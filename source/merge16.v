==> flow/design.v <==
module merge16 (
  input clock4x,
  input  mux_pulse_in,
  output mux_pulse_out,
  input [MXADRBITS-1:0] adr_in0,
  input [MXADRBITS-1:0] adr_in1,
  input [MXADRBITS-1:0] adr_in2,
  input [MXADRBITS-1:0] adr_in3,
  input [MXADRBITS-1:0] adr_in4,
  input [MXADRBITS-1:0] adr_in5,
  input [MXADRBITS-1:0] adr_in6,
  input [MXADRBITS-1:0] adr_in7,
  input [MXADRBITS-1:0] adr_in8,
  input [MXADRBITS-1:0] adr_in9,
  input [MXADRBITS-1:0] adr_in10,
  input [MXADRBITS-1:0] adr_in11,
  input [MXADRBITS-1:0] adr_in12,
  input [MXADRBITS-1:0] adr_in13,
  input [MXADRBITS-1:0] adr_in14,
  input [MXADRBITS-1:0] adr_in15,
  input [MXCNTBITS-1:0] cnt_in0,
  input [MXCNTBITS-1:0] cnt_in1,
  input [MXCNTBITS-1:0] cnt_in2,
  input [MXCNTBITS-1:0] cnt_in3,
  input [MXCNTBITS-1:0] cnt_in4,
  input [MXCNTBITS-1:0] cnt_in5,
  input [MXCNTBITS-1:0] cnt_in6,
  input [MXCNTBITS-1:0] cnt_in7,
  input [MXCNTBITS-1:0] cnt_in8,
  input [MXCNTBITS-1:0] cnt_in9,
  input [MXCNTBITS-1:0] cnt_in10,
  input [MXCNTBITS-1:0] cnt_in11,
  input [MXCNTBITS-1:0] cnt_in12,
  input [MXCNTBITS-1:0] cnt_in13,
  input [MXCNTBITS-1:0] cnt_in14,
  input [MXCNTBITS-1:0] cnt_in15,
  output [MXADRBITS-1:0] adr0_o,
  output [MXADRBITS-1:0] adr1_o,
  output [MXADRBITS-1:0] adr2_o,
  output [MXADRBITS-1:0] adr3_o,
  output [MXADRBITS-1:0] adr4_o,
  output [MXADRBITS-1:0] adr5_o,
  output [MXADRBITS-1:0] adr6_o,
  output [MXADRBITS-1:0] adr7_o,
  output [MXCNTBITS-1:0] cnt0_o,
  output [MXCNTBITS-1:0] cnt1_o,
  output [MXCNTBITS-1:0] cnt2_o,
  output [MXCNTBITS-1:0] cnt3_o,
  output [MXCNTBITS-1:0] cnt4_o,
  output [MXCNTBITS-1:0] cnt5_o,
  output [MXCNTBITS-1:0] cnt6_o,
  output [MXCNTBITS-1:0] cnt7_o
);
parameter MXADRBITS=11;
parameter MXCNTBITS=3;
  reg [MXADRBITS-1:0] adr [15:0];   reg [MXCNTBITS-1:0] cnt [15:0];
  reg mux_pulse;
    always @(*) begin
    adr[0]  <=  adr_in0;              cnt[0]  <= cnt_in0;
    adr[1]  <=  adr_in1;              cnt[1]  <= cnt_in1;
    adr[2]  <=  adr_in2;              cnt[2]  <= cnt_in2;
    adr[3]  <=  adr_in3;              cnt[3]  <= cnt_in3;
    adr[4]  <=  adr_in4;              cnt[4]  <= cnt_in4;
    adr[5]  <=  adr_in5;              cnt[5]  <= cnt_in5;
    adr[6]  <=  adr_in6;              cnt[6]  <= cnt_in6;
    adr[7]  <=  adr_in7;              cnt[7]  <= cnt_in7;
    adr[8]  <=  adr_in8;              cnt[8]  <= cnt_in8;
    adr[9]  <=  adr_in9;              cnt[9]  <= cnt_in9;
    adr[10] <=  adr_in10;             cnt[10] <= cnt_in10;
    adr[11] <=  adr_in11;             cnt[11] <= cnt_in11;
    adr[12] <=  adr_in12;             cnt[12] <= cnt_in12;
    adr[13] <=  adr_in13;             cnt[13] <= cnt_in13;
    adr[14] <=  adr_in14;             cnt[14] <= cnt_in14;
    adr[15] <=  adr_in15;             cnt[15] <= cnt_in15;
    mux_pulse <= mux_pulse_in;
  end
  reg  [MXCNTBITS-1:0] cnt_s0 [15:0];
  reg  [MXADRBITS-1:0] adr_s0 [15:0];
  reg                  mux_pulse_s0;
    always @(posedge clock4x) begin
     {{adr_s0[0], cnt_s0[0]},  {adr_s0[8],  cnt_s0[8]}}   <=  adr[0] < adr[8]  ? {{adr[0], cnt[0]}, {adr[8],  cnt[ 8]}} : {{adr[8],  cnt[ 8]}, {adr[0], cnt[0]}};
     {{adr_s0[1], cnt_s0[1]},  {adr_s0[9],  cnt_s0[9]}}   <=  adr[1] < adr[9]  ? {{adr[1], cnt[1]}, {adr[9],  cnt[ 9]}} : {{adr[9],  cnt[ 9]}, {adr[1], cnt[1]}};
     {{adr_s0[2], cnt_s0[2]},  {adr_s0[10], cnt_s0[10]}}  <=  adr[2] < adr[10] ? {{adr[2], cnt[2]}, {adr[10], cnt[10]}} : {{adr[10], cnt[10]}, {adr[2], cnt[2]}};
     {{adr_s0[3], cnt_s0[3]},  {adr_s0[11], cnt_s0[11]}}  <=  adr[3] < adr[11] ? {{adr[3], cnt[3]}, {adr[11], cnt[11]}} : {{adr[11], cnt[11]}, {adr[3], cnt[3]}};
     {{adr_s0[4], cnt_s0[4]},  {adr_s0[12], cnt_s0[12]}}  <=  adr[4] < adr[12] ? {{adr[4], cnt[4]}, {adr[12], cnt[12]}} : {{adr[12], cnt[12]}, {adr[4], cnt[4]}};
     {{adr_s0[5], cnt_s0[5]},  {adr_s0[13], cnt_s0[13]}}  <=  adr[5] < adr[13] ? {{adr[5], cnt[5]}, {adr[13], cnt[13]}} : {{adr[13], cnt[13]}, {adr[5], cnt[5]}};
     {{adr_s0[6], cnt_s0[6]},  {adr_s0[14], cnt_s0[14]}}  <=  adr[6] < adr[14] ? {{adr[6], cnt[6]}, {adr[14], cnt[14]}} : {{adr[14], cnt[14]}, {adr[6], cnt[6]}};
     {{adr_s0[7], cnt_s0[7]},  {adr_s0[15], cnt_s0[15]}}  <=  adr[7] < adr[15] ? {{adr[7], cnt[7]}, {adr[15], cnt[15]}} : {{adr[15], cnt[15]}, {adr[7], cnt[7]}};
       mux_pulse_s0 <= mux_pulse;
    end
  reg [MXCNTBITS-1:0] cnt_s1 [15:0];
  reg [MXADRBITS-1:0] adr_s1 [15:0];
  reg       mux_pulse_s1;
    always @(*) begin
      {adr_s1[0],   cnt_s1[0]}  <= {adr_s0[0],  cnt_s0[0]};
      {adr_s1[1],   cnt_s1[1]}  <= {adr_s0[1],  cnt_s0[1]};
      {adr_s1[2],   cnt_s1[2]}  <= {adr_s0[2],  cnt_s0[2]};
      {adr_s1[3],   cnt_s1[3]}  <= {adr_s0[3],  cnt_s0[3]};
      {{adr_s1[4],  cnt_s1[4]},  {adr_s1[8],   cnt_s1[8]}}  <= adr_s0[4]  < adr_s0[8]  ? {{adr_s0[4], cnt_s0[4]}, {adr_s0[8],  cnt_s0[8]}}  : {{adr_s0[8],   cnt_s0[8]},  {adr_s0[4], cnt_s0[4]}};
      {{adr_s1[5],  cnt_s1[5]},  {adr_s1[9],   cnt_s1[9]}}  <= adr_s0[5]  < adr_s0[9]  ? {{adr_s0[5], cnt_s0[5]}, {adr_s0[9],  cnt_s0[9]}}  : {{adr_s0[9],   cnt_s0[9]},  {adr_s0[5], cnt_s0[5]}};
      {{adr_s1[6],  cnt_s1[6]},  {adr_s1[10],  cnt_s1[10]}} <= adr_s0[6]  < adr_s0[10] ? {{adr_s0[6], cnt_s0[6]}, {adr_s0[10], cnt_s0[10]}} : {{adr_s0[10],  cnt_s0[10]}, {adr_s0[6], cnt_s0[6]}};
      {{adr_s1[7],  cnt_s1[7]},  {adr_s1[11],  cnt_s1[11]}} <= adr_s0[7]  < adr_s0[11] ? {{adr_s0[7], cnt_s0[7]}, {adr_s0[11], cnt_s0[11]}} : {{adr_s0[11],  cnt_s0[11]}, {adr_s0[7], cnt_s0[7]}};
      {adr_s1[12],  cnt_s1[12]} <= {adr_s0[12], cnt_s0[12]};
      {adr_s1[13],  cnt_s1[13]} <= {adr_s0[13], cnt_s0[13]};
      {adr_s1[14],  cnt_s1[14]} <= {adr_s0[14], cnt_s0[14]};
      {adr_s1[15],  cnt_s1[15]} <= {adr_s0[15], cnt_s0[15]};
      mux_pulse_s1 <= mux_pulse_s0;
  end
  reg [MXCNTBITS-1:0] cnt_s2 [15:0];
  reg [MXADRBITS-1:0] adr_s2 [15:0];
  reg       mux_pulse_s2;
    always @(posedge clock4x) begin
      {adr_s2[0],  cnt_s2[0]} <= {adr_s1[0], cnt_s1[0]};
      {adr_s2[1],  cnt_s2[1]} <= {adr_s1[1], cnt_s1[1]};
      {{adr_s2[2],  cnt_s2[2]},  {adr_s2[4],  cnt_s2[4]}}  <= adr_s1[2]  < adr_s1[4]  ? {{adr_s1[2],  cnt_s1[2]},  {adr_s1[4],  cnt_s1[4]}}  : {{adr_s1[4],  cnt_s1[4]},  {adr_s1[2],  cnt_s1[2]}};
      {{adr_s2[3],  cnt_s2[3]},  {adr_s2[5],  cnt_s2[5]}}  <= adr_s1[3]  < adr_s1[5]  ? {{adr_s1[3],  cnt_s1[3]},  {adr_s1[5],  cnt_s1[5]}}  : {{adr_s1[5],  cnt_s1[5]},  {adr_s1[3],  cnt_s1[3]}};
      {{adr_s2[6],  cnt_s2[6]},  {adr_s2[8],  cnt_s2[8]}}  <= adr_s1[6]  < adr_s1[8]  ? {{adr_s1[6],  cnt_s1[6]},  {adr_s1[8],  cnt_s1[8]}}  : {{adr_s1[8],  cnt_s1[8]},  {adr_s1[6],  cnt_s1[6]}};
      {{adr_s2[7],  cnt_s2[7]},  {adr_s2[9],  cnt_s2[9]}}  <= adr_s1[7]  < adr_s1[9]  ? {{adr_s1[7],  cnt_s1[7]},  {adr_s1[9],  cnt_s1[9]}}  : {{adr_s1[9],  cnt_s1[9]},  {adr_s1[7],  cnt_s1[7]}};
      {{adr_s2[10], cnt_s2[10]}, {adr_s2[12], cnt_s2[12]}} <= adr_s1[10] < adr_s1[12] ? {{adr_s1[10], cnt_s1[10]}, {adr_s1[12], cnt_s1[12]}} : {{adr_s1[12], cnt_s1[12]}, {adr_s1[10], cnt_s1[10]}};
      {{adr_s2[11], cnt_s2[11]}, {adr_s2[13], cnt_s2[13]}} <= adr_s1[11] < adr_s1[13] ? {{adr_s1[11], cnt_s1[11]}, {adr_s1[13], cnt_s1[13]}} : {{adr_s1[13], cnt_s1[13]}, {adr_s1[11], cnt_s1[11]}};
      {adr_s2[14],  cnt_s2[14]} <= {adr_s1[14], cnt_s1[14]};
      {adr_s2[15],  cnt_s2[15]} <= {adr_s1[15], cnt_s1[15]};
      mux_pulse_s2 <= mux_pulse_s1;
  end
  reg [MXCNTBITS-1:0] cnt_s3 [15:0];
  reg [MXADRBITS-1:0] adr_s3 [15:0];
  reg  mux_pulse_s3;
    always @(posedge clock4x) begin
      {adr_s3[0],  cnt_s3[0]} = {adr_s2[0],  cnt_s2[0]};
     {{adr_s3[1],  cnt_s3[1]},  {adr_s3[2],  cnt_s3[2]}}  = adr_s2[1]  < adr_s2[2]  ? {{adr_s2[1],  cnt_s2[1]},  {adr_s2[2],  cnt_s2[2]}}  : {{adr_s2[2],  cnt_s2[2]},  {adr_s2[1],  cnt_s2[1]}};
     {{adr_s3[3],  cnt_s3[3]},  {adr_s3[4],  cnt_s3[4]}}  = adr_s2[3]  < adr_s2[4]  ? {{adr_s2[3],  cnt_s2[3]},  {adr_s2[4],  cnt_s2[4]}}  : {{adr_s2[4],  cnt_s2[4]},  {adr_s2[3],  cnt_s2[3]}};
     {{adr_s3[5],  cnt_s3[5]},  {adr_s3[6],  cnt_s3[6]}}  = adr_s2[5]  < adr_s2[6]  ? {{adr_s2[5],  cnt_s2[5]},  {adr_s2[6],  cnt_s2[6]}}  : {{adr_s2[6],  cnt_s2[6]},  {adr_s2[5],  cnt_s2[5]}};
     {{adr_s3[7],  cnt_s3[7]},  {adr_s3[8],  cnt_s3[8]}}  = adr_s2[7]  < adr_s2[8]  ? {{adr_s2[7],  cnt_s2[7]},  {adr_s2[8],  cnt_s2[8]}}  : {{adr_s2[8],  cnt_s2[8]},  {adr_s2[7],  cnt_s2[7]}};
     {{adr_s3[9],  cnt_s3[9]},  {adr_s3[10], cnt_s3[10]}} = adr_s2[9]  < adr_s2[10] ? {{adr_s2[9],  cnt_s2[9]},  {adr_s2[10], cnt_s2[10]}} : {{adr_s2[10], cnt_s2[10]}, {adr_s2[9],  cnt_s2[9]}};
     {{adr_s3[11], cnt_s3[11]}, {adr_s3[12], cnt_s3[12]}} = adr_s2[11] < adr_s2[12] ? {{adr_s2[11], cnt_s2[11]}, {adr_s2[12], cnt_s2[12]}} : {{adr_s2[12], cnt_s2[12]}, {adr_s2[11], cnt_s2[11]}};
     {{adr_s3[13], cnt_s3[13]}, {adr_s3[14], cnt_s3[14]}} = adr_s2[13] < adr_s2[14] ? {{adr_s2[13], cnt_s2[13]}, {adr_s2[14], cnt_s2[14]}} : {{adr_s2[14], cnt_s2[14]}, {adr_s2[13], cnt_s2[13]}};
     {adr_s3[15],  cnt_s3[15]} = {adr_s2[15],  cnt_s2[15]};
      mux_pulse_s3 = mux_pulse_s2;
    end
      assign {adr0_o,cnt0_o} = {adr_s3[0],cnt_s3[0]};
      assign {adr1_o,cnt1_o} = {adr_s3[1],cnt_s3[1]};
      assign {adr2_o,cnt2_o} = {adr_s3[2],cnt_s3[2]};
      assign {adr3_o,cnt3_o} = {adr_s3[3],cnt_s3[3]};
      assign {adr4_o,cnt4_o} = {adr_s3[4],cnt_s3[4]};
      assign {adr5_o,cnt5_o} = {adr_s3[5],cnt_s3[5]};
      assign {adr6_o,cnt6_o} = {adr_s3[6],cnt_s3[6]};
      assign {adr7_o,cnt7_o} = {adr_s3[7],cnt_s3[7]};
      assign mux_pulse_out = mux_pulse_s3;
endmodule
Step by step through the tools: merge16
Tool output for the design above, in the order of the flow.
Line numbers count from 1 in the design file above.
Not given: n/a
- top: merge16
- clock port: clock4x
- library: sky130hd
- timing corner: tt_025C_1v80

Word-level counts
Yosys after proc, flatten, opt, wreduce and memory -nomap, before mapping. Enables and synchronous resets that opt folds into registers are not counted as muxes. Print and check cells are not counted. Equal cells are merged and count once.
- output and inout port bits: 113
- cells after elaboration: 101
- bits in registers: 409
- $lt $le $gt $ge at 20
- mux-type cells: 20
- operators with widths (cell ; number):
    28-bit two-way mux ; 20
    11-bit less-than comparator ; 20

Depth
Longest topological path by Yosys (ltp), each cell counted once; first at word level (registers and memories cut), then after technology mapping (sequential cells cut; the memories' decode and read muxes count).
- word-level depth: 4
- ABC_AREA: 0
- noted gate-level depth with buffers: 21
- depth with buffers taken out: 17

After synthesis
The flow's flattened synthesis, as Yosys stat reports it; memories are mapped. The netlist is that of the ABC_AREA named above (0 if unset); the other value can give another one.
The area totals of this step are shown rounded.
- mapped area: 18500 um^2
- buffer cells: 38
- sequential area at 8188 um^2
- mapped cells: 1652
- flip-flop cells at 409
- cell types (cell ; number ; area in all (um^2)):
    sky130_fd_sc_hd__dfxtp_1 ; 409 ; 8.19E+03
    sky130_fd_sc_hd__mux2_2 ; 297 ; 3.34E+03
    sky130_fd_sc_hd__ha_1 ; 200 ; 2502.4
    sky130_fd_sc_hd__inv_1 ; 217 ; 814.531
    sky130_fd_sc_hd__mux2i_1 ; 63 ; 630.605
    sky130_fd_sc_hd__a21oi_1 ; 98 ; 490.47
    sky130_fd_sc_hd__mux2_1 ; 28 ; 315.302
    sky130_fd_sc_hd__mux2_4 ; 20 ; 300.288
    sky130_fd_sc_hd__a21o_1 ; 38 ; 285.274
    sky130_fd_sc_hd__nor2_1 ; 53 ; 198.941
    sky130_fd_sc_hd__o21ai_0 ; 29 ; 145.139
    sky130_fd_sc_hd__buf_2 ; 27 ; 135.13
    sky130_fd_sc_hd__o21a_1 ; 17 ; 127.622
    sky130_fd_sc_hd__o211ai_1 ; 15 ; 112.608
    sky130_fd_sc_hd__nand2b_1 ; 17 ; 106.352
    sky130_fd_sc_hd__nand2_1 ; 26 ; 97.594
    sky130_fd_sc_hd__nor3_1 ; 15 ; 75.072
    sky130_fd_sc_hd__nand4_1 ; 11 ; 68.816
Not listed: further types 29, cells in them 72.

Timing after synthesis
OpenSTA on the mapped netlist: ideal clock, no wires. The path of least setup slack (recovery checks aside). Input and output delay are each 20% of the period. Register names are those of the netlist, which keeps one name where synthesis merged equal registers.
- kind: flip-flop to flip-flop
- start point: reg adr_s0[8][6]
- end point: reg adr_s2[8][3]
- noted launch time at the first pin: 0.000 ns
- delay of the path at 3.931 ns
- stages on the path: 21
- noted arrival time: 3.859 ns
- noted period: 4.65 ns
- library setup time at 0.072 ns
- buffers on the path at 5
- setup slack at 0.719 ns
- synthesis period reached: 3.931 ns
"delay of the path" = arrival - input delay + setup time.
"stages on the path" counts driving pins, that of a launching flip-flop among them; a cell with two outputs on the path counts twice.
"synthesis period reached" = period - worst setup slack (recovery checks aside). The figure is calculated, with input and output delays left at 20% of the set period.
Between the ends stands the longest chain of elaborated cells between them, by number of cells; it is not shown to be the way that was timed. Of several equally long chains one is given.
A line is the first line of the expression or statement that the cell stems from. Yosys adds cells for indexed reads and writes and turns some case tables into memories.
- cell sequence: sky130_fd_sc_hd__dfxtp_1 sky130_fd_sc_hd__inv_1 sky130_fd_sc_hd__ha_1 sky130_fd_sc_hd__a21o_1 sky130_fd_sc_hd__a221oi_2 sky130_fd_sc_hd__o21ai_1 sky130_fd_sc_hd__a21bo_1 sky130_fd_sc_hd__buf_6 sky130_fd_sc_hd__buf_2 sky130_fd_sc_hd__buf_2 sky130_fd_sc_hd__a21oi_1 sky130_fd_sc_hd__ha_1 sky130_fd_sc_hd__a21o_1 sky130_fd_sc_hd__a21oi_1 sky130_fd_sc_hd__nor2_1 sky130_fd_sc_hd__a2111oi_0 sky130_fd_sc_hd__o21ai_0 sky130_fd_sc_hd__a21oi_1 sky130_fd_sc_hd__buf_4 sky130_fd_sc_hd__buf_4 sky130_fd_sc_hd__mux2i_1
- cells in the longest elaborated chain: 4
- ends and longest elaborated chain, after synthesis (element ; RTL line ; text):
    start: declaration ; 78 ; reg  [MXADRBITS-1:0] adr_s0 [15:0];
    11-bit less-than comparator ; 99 ; {{adr_s1[4],  cnt_s1[4]},  {adr_s1[8],   cnt_s1[8]}}  <= adr_s0[4]  < adr_s0[8]  ? {{adr_s0[4], cnt_s0[4]}, {a ...
    28-bit two-way mux ; 99 ;
    11-bit less-than comparator ; 117 ; {{adr_s2[6],  cnt_s2[6]},  {adr_s2[8],  cnt_s2[8]}}  <= adr_s1[6]  < adr_s1[8]  ? {{adr_s1[6],  cnt_s1[6]},  { ...
    28-bit two-way mux ; 117 ;
    end: declaration ; 110 ; reg [MXADRBITS-1:0] adr_s2 [15:0];

Worst path after layout
Path of least setup slack in the final report of flow run A (OpenROAD, finished layout, wires in). Where an end is a register, its clock arrival counts in the times.
- kind: flip-flop to flip-flop
- start point: reg adr_s0[8][7]
- end point: reg cnt_s2[4][0]
- library setup time at 0.11 ns
- noted arrival time: 4.17 ns
- noted period: 4.75 ns
- setup slack at 1.03 ns
- stages on the path: 18
- noted launch time at the first pin: 0.56 ns
- buffers on the path at 2
Between the ends stands the longest chain of elaborated cells between them, by number of cells; it is not shown to be the way that was timed. Of several equally long chains one is given.
- cell sequence: sky130_fd_sc_hd__dfxtp_2 sky130_fd_sc_hd__inv_2 sky130_fd_sc_hd__ha_4 sky130_fd_sc_hd__and3_4 sky130_fd_sc_hd__a221oi_4 sky130_fd_sc_hd__o21ai_2 sky130_fd_sc_hd__a21bo_4 sky130_fd_sc_hd__mux2_4 sky130_fd_sc_hd__inv_2 sky130_fd_sc_hd__ha_4 sky130_fd_sc_hd__a2111oi_4 sky130_fd_sc_hd__o21ai_1 sky130_fd_sc_hd__o2111ai_2 sky130_fd_sc_hd__nand3_2 sky130_fd_sc_hd__o21ai_4 sky130_fd_sc_hd__buf_6 sky130_fd_sc_hd__buf_12 sky130_fd_sc_hd__mux2_2
- cells in the longest elaborated chain: 4
- ends and longest elaborated chain, after layout (element ; RTL line ; text):
    start: declaration ; 78 ; reg  [MXADRBITS-1:0] adr_s0 [15:0];
    11-bit less-than comparator ; 99 ; {{adr_s1[4],  cnt_s1[4]},  {adr_s1[8],   cnt_s1[8]}}  <= adr_s0[4]  < adr_s0[8]  ? {{adr_s0[4], cnt_s0[4]}, {a ...
    28-bit two-way mux ; 99 ;
    11-bit less-than comparator ; 115 ; {{adr_s2[2],  cnt_s2[2]},  {adr_s2[4],  cnt_s2[4]}}  <= adr_s1[2]  < adr_s1[4]  ? {{adr_s1[2],  cnt_s1[2]},  { ...
    28-bit two-way mux ; 115 ;
    end: declaration ; 109 ; reg [MXCNTBITS-1:0] cnt_s2 [15:0];

Hand-over note for merge16

Design merge16 on sky130hd. What follows are 2 stored runs of the flow, each under its own settings; their order means nothing. The constraints put input and output delay at 20% of the set period each and load the outputs with 0.01 pF.
"achieved period" means the clock period less the worst setup slack. The figure is calculated, with input and output delays left at 20% of the set period.
The results are shown rounded.

Flow run A

==> flow/run.sh <==
#!/bin/bash
# the make line also repeats the synthesis and layout settings of config.mk as NAME=value (left out here)
make -C /OpenROAD-flow-scripts/flow DESIGN_CONFIG=/design/flow/config.mk WORK_HOME=/design/flow/orfs CLKGATE_MAP_FILE= finish
==> flow/config.mk <==
export PLATFORM = sky130hd
export DESIGN_NAME = merge16
export DESIGN_NICKNAME = merge16
export VERILOG_FILES = /design/flow/design.v
export SDC_FILE = /design/flow/constraint.sdc
export NUM_CORES = 4
export LEC_CHECK = 0
export CAP_MARGIN = 20
export CORE_MARGIN = 2
export CORE_UTILIZATION = 40
export SETUP_SLACK_MARGIN = 0.99
export SLEW_MARGIN = 20
==> flow/constraint.sdc <==
create_clock -name core_clock -period 4.75 [get_ports {clock4x}]
set_input_delay 0.9500 -clock core_clock [delete_from_list [all_inputs] [get_ports {clock4x}]]
set_output_delay 0.9500 -clock core_clock [all_outputs]
set_load 0.01 [all_outputs]

Measured in flow run A:
- lowest hold slack: 0.325 ns
- smallest setup slack: 1.032 ns
- utilization after layout: 54.9%
- achieved period: 3.718 ns
- die area: 47980 um^2
- noted the sum of negative setup slack: 0.000 ns
- synthesis area at 18500 um^2

Flow run B

==> flow/run.sh <==
#!/bin/bash
# the make line also repeats the synthesis and layout settings of config.mk as NAME=value (left out here)
make -C /OpenROAD-flow-scripts/flow DESIGN_CONFIG=/design/flow/config.mk WORK_HOME=/design/flow/orfs CLKGATE_MAP_FILE= finish
==> flow/config.mk <==
export PLATFORM = sky130hd
export DESIGN_NAME = merge16
export DESIGN_NICKNAME = merge16
export VERILOG_FILES = /design/flow/design.v
export SDC_FILE = /design/flow/constraint.sdc
export NUM_CORES = 4
export LEC_CHECK = 0
export CAP_MARGIN = 20
export CORE_MARGIN = 7
export CORE_UTILIZATION = 34
export CTS_CLUSTER_DIAMETER = 362
export HOLD_SLACK_MARGIN = 0.27
export MAX_ROUTING_LAYER = met4
export PLACE_DENSITY_LB_ADDON = 0.09
export SLEW_MARGIN = 30
==> flow/constraint.sdc <==
create_clock -name core_clock -period 4.0 [get_ports {clock4x}]
set_input_delay 0.8000 -clock core_clock [delete_from_list [all_inputs] [get_ports {clock4x}]]
set_output_delay 0.8000 -clock core_clock [all_outputs]
set_load 0.01 [all_outputs]

Measured in flow run B:
- achieved period: 3.847 ns
- die area: 61130 um^2
- noted the sum of negative setup slack: 0.000 ns
- synthesis area at 18500 um^2
- smallest setup slack: 0.153 ns
- lowest hold slack: 0.323 ns
- utilization after layout: 46.1%

End of note.
