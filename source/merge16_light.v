==> flow/design.v <==
module merge16_light (
  input clock4x,
  input      mux_pulse_in,
  output reg mux_pulse_out,
  input [MXADRBITS-1:0] adr_in0,
  input [MXADRBITS-1:0] adr_in1,
  input [MXADRBITS-1:0] adr_in2,
  input [MXADRBITS-1:0] adr_in3,
  input [MXADRBITS-1:0] adr_in4,
  input [MXADRBITS-1:0] adr_in5,
  input [MXADRBITS-1:0] adr_in6,
  input [MXADRBITS-1:0] adr_in7,
  input [MXADRBITS-1:0] adr_in8,
  input [MXADRBITS-1:0] adr_in9,
  input [MXADRBITS-1:0] adr_in10,
  input [MXADRBITS-1:0] adr_in11,
  input [MXADRBITS-1:0] adr_in12,
  input [MXADRBITS-1:0] adr_in13,
  input [MXADRBITS-1:0] adr_in14,
  input [MXADRBITS-1:0] adr_in15,
  input [MXCNTBITS-1:0] cnt_in0,
  input [MXCNTBITS-1:0] cnt_in1,
  input [MXCNTBITS-1:0] cnt_in2,
  input [MXCNTBITS-1:0] cnt_in3,
  input [MXCNTBITS-1:0] cnt_in4,
  input [MXCNTBITS-1:0] cnt_in5,
  input [MXCNTBITS-1:0] cnt_in6,
  input [MXCNTBITS-1:0] cnt_in7,
  input [MXCNTBITS-1:0] cnt_in8,
  input [MXCNTBITS-1:0] cnt_in9,
  input [MXCNTBITS-1:0] cnt_in10,
  input [MXCNTBITS-1:0] cnt_in11,
  input [MXCNTBITS-1:0] cnt_in12,
  input [MXCNTBITS-1:0] cnt_in13,
  input [MXCNTBITS-1:0] cnt_in14,
  input [MXCNTBITS-1:0] cnt_in15,
  input  vpf_in0,
  input  vpf_in1,
  input  vpf_in2,
  input  vpf_in3,
  input  vpf_in4,
  input  vpf_in5,
  input  vpf_in6,
  input  vpf_in7,
  input  vpf_in8,
  input  vpf_in9,
  input  vpf_in10,
  input  vpf_in11,
  input  vpf_in12,
  input  vpf_in13,
  input  vpf_in14,
  input  vpf_in15,
  output reg [MXADRBITS-1:0] adr0_o,
  output reg [MXADRBITS-1:0] adr1_o,
  output reg [MXADRBITS-1:0] adr2_o,
  output reg [MXADRBITS-1:0] adr3_o,
  output reg [MXADRBITS-1:0] adr4_o,
  output reg [MXADRBITS-1:0] adr5_o,
  output reg [MXADRBITS-1:0] adr6_o,
  output reg [MXADRBITS-1:0] adr7_o,
  output reg [MXCNTBITS-1:0] cnt0_o,
  output reg [MXCNTBITS-1:0] cnt1_o,
  output reg [MXCNTBITS-1:0] cnt2_o,
  output reg [MXCNTBITS-1:0] cnt3_o,
  output reg [MXCNTBITS-1:0] cnt4_o,
  output reg [MXCNTBITS-1:0] cnt5_o,
  output reg [MXCNTBITS-1:0] cnt6_o,
  output reg [MXCNTBITS-1:0] cnt7_o
);
parameter MXADRBITS=11;
parameter MXCNTBITS=3;
  reg [MXADRBITS-1:0] adr [15:0];   reg [MXCNTBITS-1:0] cnt [15:0]; reg [16:0] vpf;
  reg mux_pulse;
    always @(posedge clock4x) begin
    adr[0]  <=  adr_in0;           vpf[0]  <= vpf_in0;        cnt[0]  <= cnt_in0;
    adr[1]  <=  adr_in1;           vpf[1]  <= vpf_in1;        cnt[1]  <= cnt_in1;
    adr[2]  <=  adr_in2;           vpf[2]  <= vpf_in2;        cnt[2]  <= cnt_in2;
    adr[3]  <=  adr_in3;           vpf[3]  <= vpf_in3;        cnt[3]  <= cnt_in3;
    adr[4]  <=  adr_in4;           vpf[4]  <= vpf_in4;        cnt[4]  <= cnt_in4;
    adr[5]  <=  adr_in5;           vpf[5]  <= vpf_in5;        cnt[5]  <= cnt_in5;
    adr[6]  <=  adr_in6;           vpf[6]  <= vpf_in6;        cnt[6]  <= cnt_in6;
    adr[7]  <=  adr_in7;           vpf[7]  <= vpf_in7;        cnt[7]  <= cnt_in7;
    adr[8]  <=  adr_in8;           vpf[8]  <= vpf_in8;        cnt[8]  <= cnt_in8;
    adr[9]  <=  adr_in9;           vpf[9]  <= vpf_in9;        cnt[9]  <= cnt_in9;
    adr[10] <=  adr_in10;          vpf[10] <= vpf_in10;       cnt[10] <= cnt_in10;
    adr[11] <=  adr_in11;          vpf[11] <= vpf_in11;       cnt[11] <= cnt_in11;
    adr[12] <=  adr_in12;          vpf[12] <= vpf_in12;       cnt[12] <= cnt_in12;
    adr[13] <=  adr_in13;          vpf[13] <= vpf_in13;       cnt[13] <= cnt_in13;
    adr[14] <=  adr_in14;          vpf[14] <= vpf_in14;       cnt[14] <= cnt_in14;
    adr[15] <=  adr_in15;          vpf[15] <= vpf_in15;       cnt[15] <= cnt_in15;
    mux_pulse <= mux_pulse_in;
  end
  always @(posedge clock4x) begin
     if     (vpf[7:0] == 8'b00000001) begin
      {adr0_o,cnt0_o} <= {adr[0],  cnt[0]};
      {adr1_o,cnt1_o} <= {adr[8],  cnt[8]};
      {adr2_o,cnt2_o} <= {adr[9],  cnt[9]};
      {adr3_o,cnt3_o} <= {adr[10], cnt[10]};
      {adr4_o,cnt4_o} <= {adr[11], cnt[11]};
      {adr5_o,cnt5_o} <= {adr[12], cnt[12]};
      {adr6_o,cnt6_o} <= {adr[13], cnt[13]};
      {adr7_o,cnt7_o} <= {adr[14], cnt[14]};
    end
    else if (vpf[7:0] == 8'b00000011) begin
      {adr0_o,cnt0_o} <= {adr[0],  cnt[0]};
      {adr1_o,cnt1_o} <= {adr[1],  cnt[1]};
      {adr2_o,cnt2_o} <= {adr[8],  cnt[8]};
      {adr3_o,cnt3_o} <= {adr[9],  cnt[9]};
      {adr4_o,cnt4_o} <= {adr[10], cnt[10]};
      {adr5_o,cnt5_o} <= {adr[11], cnt[11]};
      {adr6_o,cnt6_o} <= {adr[12], cnt[12]};
      {adr7_o,cnt7_o} <= {adr[13], cnt[13]};
    end
    else if (vpf[7:0] == 8'b00000111) begin
      {adr0_o,cnt0_o} <= {adr[0], cnt[0]};
      {adr1_o,cnt1_o} <= {adr[1], cnt[1]};
      {adr2_o,cnt2_o} <= {adr[2], cnt[2]};
      {adr3_o,cnt3_o} <= {adr[8], cnt[8]};
      {adr4_o,cnt4_o} <= {adr[8], cnt[8]};
      {adr5_o,cnt5_o} <= {adr[8], cnt[8]};
      {adr6_o,cnt6_o} <= {adr[8], cnt[8]};
      {adr7_o,cnt7_o} <= {adr[8], cnt[8]};
    end
    else if (vpf[7:0] == 8'b00001111) begin
      {adr0_o,cnt0_o} <= {adr[0], cnt[0]};
      {adr1_o,cnt1_o} <= {adr[1], cnt[1]};
      {adr2_o,cnt2_o} <= {adr[2], cnt[2]};
      {adr3_o,cnt3_o} <= {adr[3], cnt[3]};
      {adr4_o,cnt4_o} <= {adr[8], cnt[8]};
      {adr5_o,cnt5_o} <= {adr[8], cnt[8]};
      {adr6_o,cnt6_o} <= {adr[8], cnt[8]};
      {adr7_o,cnt7_o} <= {adr[8], cnt[8]};
    end
    else if (vpf[7:0] == 8'b00011111) begin
      {adr0_o,cnt0_o} <= {adr[0], cnt[0]};
      {adr1_o,cnt1_o} <= {adr[1], cnt[1]};
      {adr2_o,cnt2_o} <= {adr[2], cnt[2]};
      {adr3_o,cnt3_o} <= {adr[3], cnt[3]};
      {adr4_o,cnt4_o} <= {adr[4], cnt[4]};
      {adr5_o,cnt5_o} <= {adr[8], cnt[8]};
      {adr6_o,cnt6_o} <= {adr[8], cnt[8]};
      {adr7_o,cnt7_o} <= {adr[8], cnt[8]};
    end
    else if (vpf[7:0] == 8'b00111111) begin
      {adr0_o,cnt0_o} <= {adr[0], cnt[0]};
      {adr1_o,cnt1_o} <= {adr[1], cnt[1]};
      {adr2_o,cnt2_o} <= {adr[2], cnt[2]};
      {adr3_o,cnt3_o} <= {adr[3], cnt[3]};
      {adr4_o,cnt4_o} <= {adr[4], cnt[4]};
      {adr5_o,cnt5_o} <= {adr[5], cnt[5]};
      {adr6_o,cnt6_o} <= {adr[8], cnt[8]};
      {adr7_o,cnt7_o} <= {adr[8], cnt[8]};
    end
    else if (vpf[7:0] == 8'b01111111) begin
      {adr0_o,cnt0_o} <= {adr[0], cnt[0]};
      {adr1_o,cnt1_o} <= {adr[1], cnt[1]};
      {adr2_o,cnt2_o} <= {adr[2], cnt[2]};
      {adr3_o,cnt3_o} <= {adr[3], cnt[3]};
      {adr4_o,cnt4_o} <= {adr[4], cnt[4]};
      {adr5_o,cnt5_o} <= {adr[5], cnt[5]};
      {adr6_o,cnt6_o} <= {adr[6], cnt[6]};
      {adr7_o,cnt7_o} <= {adr[8], cnt[8]};
    end
    else if (vpf[7:0] == 8'b11111111) begin
      {adr0_o,cnt0_o} <= {adr[0], cnt[0]};
      {adr1_o,cnt1_o} <= {adr[1], cnt[1]};
      {adr2_o,cnt2_o} <= {adr[2], cnt[2]};
      {adr3_o,cnt3_o} <= {adr[3], cnt[3]};
      {adr4_o,cnt4_o} <= {adr[4], cnt[4]};
      {adr5_o,cnt5_o} <= {adr[5], cnt[5]};
      {adr6_o,cnt6_o} <= {adr[6], cnt[6]};
      {adr7_o,cnt7_o} <= {adr[7], cnt[7]};
    end
    mux_pulse_out <= mux_pulse;
  end
endmodule
* Reports on merge16_light
The steps from the RTL of merge16_light to its reports follow in flow order.
Line numbers count from 1 in the design file above.
Library cell names are shortened.
The mark n/a stands for no value.
- Top module :: merge16_light
- Clock port :: clock4x
- Library :: sky130hd
- Library corner :: tt_025C_1v80

* Word level
Source: Yosys, flattened and elaborated. Widths are those after wreduce. Registers that Yosys merges into a memory's read port (data or address) are not register bits. Print and check cells do not count. Equal cells are merged and count once.
- Flip-flop bits (word level) :: 332
- Cells after elaboration :: 186
- Reduce/logical cells :: 1
- Eq/ne operators :: 8
- Multiplexer cells :: 128
** Operators with widths (number)
- 11-bit 2-to-1 mux :: 64
- 3-bit 2-to-1 mux :: 64
- 8-bit by 1-bit == test with 1-bit output (second input constant) :: 1
- 8-bit by 2-bit == test with 1-bit output (second input constant) :: 1
- 8-bit by 3-bit == test with 1-bit output (second input constant) :: 1
- 8-bit by 4-bit == test with 1-bit output (second input constant) :: 1
- 8-bit by 5-bit == test with 1-bit output (second input constant) :: 1
- 8-bit by 6-bit == test with 1-bit output (second input constant) :: 1
- 8-bit by 7-bit == test with 1-bit output (second input constant) :: 1
- 8-bit == test (second input constant) :: 1
- 8-bit nonzero test :: 1

* Depth
Depth = most cells in a row (Yosys ltp): at word level without a register or memory, in the mapped netlist without a sequential cell, where the memories' decode and read muxes count.
- Depth after elaboration :: 9
- ABC_AREA :: 0
- Gate-level depth with buffers :: 7
- Gate-level depth less buffers :: 4

* After synthesis
Source: synth_stat.txt of the flow (Yosys; design flattened, memories mapped). It holds for the ABC_AREA given above (unset counts as 0); a run with the other value may have another netlist.
Totals and module areas in this step are rounded.
- Synthesis area :: 10670 µm²
- Buffers :: 45
- Standard cells after synthesis :: 748
- Mapped flip-flops :: 332
** Cell types
- dfxtp_1 :: number 220, total area 4.4E+03 µm²
- edfxtp_1 :: number 112, total area 3.36E+03 µm²
- mux2i_1 :: number 69, total area 690.662 µm²
- o221ai_2 :: number 23, total area 345.331 µm²
- a211oi_1 :: number 43, total area 322.81 µm²
- nand2_1 :: number 83, total area 311.549 µm²
- nor2b_1 :: number 45, total area 281.52 µm²
- a21oi_1 :: number 29, total area 145.139 µm²
- mux2_1 :: number 10, total area 112.608 µm²
- a31oi_1 :: number 14, total area 87.584 µm²
- clkbuf_1 :: number 23, total area 86.333 µm²
- buf_6 :: number 7, total area 78.826 µm²
- nand3_1 :: number 14, total area 70.067 µm²
- buf_2 :: number 13, total area 65.062 µm²
- o21ai_0 :: number 11, total area 55.053 µm²
- mux2_2 :: number 4, total area 45.043 µm²
- o221ai_1 :: number 3, total area 26.275 µm²
- nor4_2 :: number 2, total area 25.024 µm²
Not listed: further types 18, cells in them 23.

* Worst setup path after synthesis
OpenSTA on the mapped netlist: ideal clock, no wires. The path of least setup slack (recovery checks aside). Input and output delay are each 20% of the period. Register names are those of the netlist, which keeps one name where synthesis merged equal registers.
- Path type :: register -> register
- Start point :: reg vpf[4]
- End point :: reg adr0_o[0]
- Setup slack :: 146 ps
- Arrival :: 4159 ps
- Data required time :: 4305 ps
- Period :: 4780 ps
- Driving pins on the path :: 7
- Delay of the path :: 4634 ps
- Setup time :: 475 ps
- Path buffers :: 3
- Synthesis period reached :: 4634 ps
"delay of the path" is the arrival time less input delay plus setup time.
"driving pins on the path": output pins that drive a net of the path, with the launching flip-flop's if there is one; two outputs of one cell count as two.
"synthesis period reached" is the clock period less the worst setup slack; recovery checks do not enter. This is arithmetic on one report: input and output delays are still those of the set period (20% each).
Between the ends stands the longest chain of elaborated cells between them, by number of cells; it is not shown to be the way that was timed. Of several equally long chains one is given.
A line is the first line of the expression or statement that the cell stems from. Yosys adds cells for indexed reads and writes and turns some case tables into memories.
The path ends at the enable pin of a flip-flop; only ways to that pin are counted.
- Cell sequence :: dfxtp_1 -> or4_1 -> or4b_1 -> buf_4 -> buf_6 -> buf_2 -> nand2_1
- Cells in the longest elaborated chain :: 2
- Elaborated cells on any way between the ends :: 9
- RTL lines with such cells :: 8
- Classes of those cells :: 8 x eq/ne; 1 x reduce/logical
** RTL lines, path after synthesis
- start: assignment :: line 79 : adr[4]  <=  adr_in4;           vpf[4]  <= vpf_in4;        cnt[4]  <= cnt_in4;
- 8-bit by 1-bit == test with 1-bit output :: line 94 : if     (vpf[7:0] == 8'b00000001) begin
- 8-bit nonzero test
- end: declaration :: line 53 : output reg [MXADRBITS-1:0] adr0_o,

* Timing after layout
Path of least setup slack in the final report of run 1 (OpenROAD, finished layout, wires in). Where an end is a register, its clock arrival counts in the times.
The path's times are printed in steps of 10 ps; the period is the one set.
- Path type :: register -> register
- Start point :: reg vpf[4]
- End point :: reg cnt5_o[0]
- Driving pins on the path :: 6
- Setup time :: 280 ps
- Data required time :: 4830 ps
- Arrival :: 3230 ps
- Path buffers :: 1
- Setup slack :: 1600 ps
- Period :: 4680 ps
Between the ends stands the longest chain of elaborated cells between them, by number of cells; it is not shown to be the way that was timed. Of several equally long chains one is given.
The path ends at the data pin of a flip-flop with enable; ways to the enable are not counted.
- Cell sequence :: dfxtp_1 -> or4_1 -> or4b_4 -> buf_4 -> a211oi_1 -> a21oi_1
- Cells in the longest elaborated chain :: 9
- Elaborated cells on any way between the ends :: 16
- RTL lines with such cells :: 8
- Classes of those cells :: 8 x eq/ne; 8 x mux
** RTL lines, path post-layout
- start: assignment :: line 79 : adr[4]  <=  adr_in4;           vpf[4]  <= vpf_in4;        cnt[4]  <= cnt_in4;
- 8-bit == test :: line 164 : else if (vpf[7:0] == 8'b11111111) begin
- 3-bit 2-to-1 mux :: line 164
- 3-bit 2-to-1 mux :: line 154 : else if (vpf[7:0] == 8'b01111111) begin
- 3-bit 2-to-1 mux :: line 144 : else if (vpf[7:0] == 8'b00111111) begin
- 3-bit 2-to-1 mux :: line 134 : else if (vpf[7:0] == 8'b00011111) begin
- 3-bit 2-to-1 mux :: line 124 : else if (vpf[7:0] == 8'b00001111) begin
- 3-bit 2-to-1 mux :: line 114 : else if (vpf[7:0] == 8'b00000111) begin
- 3-bit 2-to-1 mux :: line 104 : else if (vpf[7:0] == 8'b00000011) begin
- 3-bit 2-to-1 mux :: line 94 : if     (vpf[7:0] == 8'b00000001) begin
- end: declaration :: line 66 : output reg [MXCNTBITS-1:0] cnt5_o,

Below are 2 stored runs of the flow (Yosys, OpenROAD; platform sky130hd) on merge16_light, each with its settings and what was measured, unordered. Constraints: input delay and output delay 20% of the set period each, output load 0.01 pF.
"reached clock period" is the run's clock period less its worst setup slack. It is reckoned from that one timing run; input and output delays stay at 20% of the period that was set.
By "time used up by the worst setup path" is meant the share of the clock period that the worst setup path is allowed (20% is reserved at inputs, 20% at outputs), minus its slack. Clock arrival times at its registers enter into it.
"total power of the final layout": no workload was simulated; the value follows from the tool's default switching activity.
"time used up by the worst setup path" is known to 10 ps.
Measured values are rounded.

* Run 1
** Files
==> flow/run.sh <==
#!/bin/bash
# the make line also repeats the synthesis and layout settings of config.mk as NAME=value (left out here)
make -C /OpenROAD-flow-scripts/flow DESIGN_CONFIG=/design/flow/config.mk WORK_HOME=/design/flow/orfs CLKGATE_MAP_FILE= finish
==> flow/config.mk <==
export PLATFORM = sky130hd
export DESIGN_NAME = merge16_light
export DESIGN_NICKNAME = merge16_light
export VERILOG_FILES = /design/flow/design.v
export SDC_FILE = /design/flow/constraint.sdc
export NUM_CORES = 4
export LEC_CHECK = 0
export CAP_MARGIN = 35
export CELL_PAD_IN_SITES_GLOBAL_PLACEMENT = 1
export CORE_ASPECT_RATIO = 1.77
export CORE_MARGIN = 2
export CORE_UTILIZATION = 54
export CTS_CLUSTER_DIAMETER = 250
export CTS_CLUSTER_SIZE = 81
export PLACE_DENSITY = 0.57
export SETUP_SLACK_MARGIN = 1.31
export SLEW_MARGIN = 20
==> flow/constraint.sdc <==
create_clock -name core_clock -period 4.68 [get_ports {clock4x}]
set_input_delay 0.9360 -clock core_clock [delete_from_list [all_inputs] [get_ports {clock4x}]]
set_output_delay 0.9360 -clock core_clock [all_outputs]
set_load 0.01 [all_outputs]
** Results
- Reached clock period :: 3,079 ps
- Cell area after synthesis :: 10,670 µm²
- Standard-cell area after layout :: 14,490 µm²
- Time used up by the worst setup path :: 3,080 ps
- Class of the worst setup path :: register -> register
- Full die area :: 20,950 µm²
- Smallest hold slack :: 353 ps
- Total power of the final layout :: 0.004768 W
- Worst setup slack after layout :: 1,601 ps
- Utilization of the finished layout :: 74.4%

* Run 2
** Files
==> flow/run.sh <==
#!/bin/bash
# the make line also repeats the synthesis and layout settings of config.mk as NAME=value (left out here)
make -C /OpenROAD-flow-scripts/flow DESIGN_CONFIG=/design/flow/config.mk WORK_HOME=/design/flow/orfs CLKGATE_MAP_FILE= finish
==> flow/config.mk <==
export PLATFORM = sky130hd
export DESIGN_NAME = merge16_light
export DESIGN_NICKNAME = merge16_light
export VERILOG_FILES = /design/flow/design.v
export SDC_FILE = /design/flow/constraint.sdc
export NUM_CORES = 4
export LEC_CHECK = 0
export CAP_MARGIN = 20
export CELL_PAD_IN_SITES_DETAIL_PLACEMENT = 0
export CELL_PAD_IN_SITES_GLOBAL_PLACEMENT = 3
export CORE_MARGIN = 10
export CORE_UTILIZATION = 25
export CTS_CLUSTER_DIAMETER = 370
export MAX_ROUTING_LAYER = met5
export PLACE_DENSITY_LB_ADDON = 0.22
export SETUP_SLACK_MARGIN = 0.86
export SLEW_MARGIN = 20
==> flow/constraint.sdc <==
create_clock -name core_clock -period 5.07 [get_ports {clock4x}]
set_input_delay 1.0140 -clock core_clock [delete_from_list [all_inputs] [get_ports {clock4x}]]
set_output_delay 1.0140 -clock core_clock [all_outputs]
set_load 0.01 [all_outputs]
** Results
- Reached clock period :: 3,001 ps
- Cell area after synthesis :: 10,670 µm²
- Standard-cell area after layout :: 15,720 µm²
- Time used up by the worst setup path :: 3,000 ps
- Class of the worst setup path :: register -> register
- Full die area :: 51,350 µm²
- Smallest hold slack :: 327 ps
- Total power of the final layout :: 0.005959 W
- Worst setup slack after layout :: 2,069 ps
- Utilization of the finished layout :: 37.4%
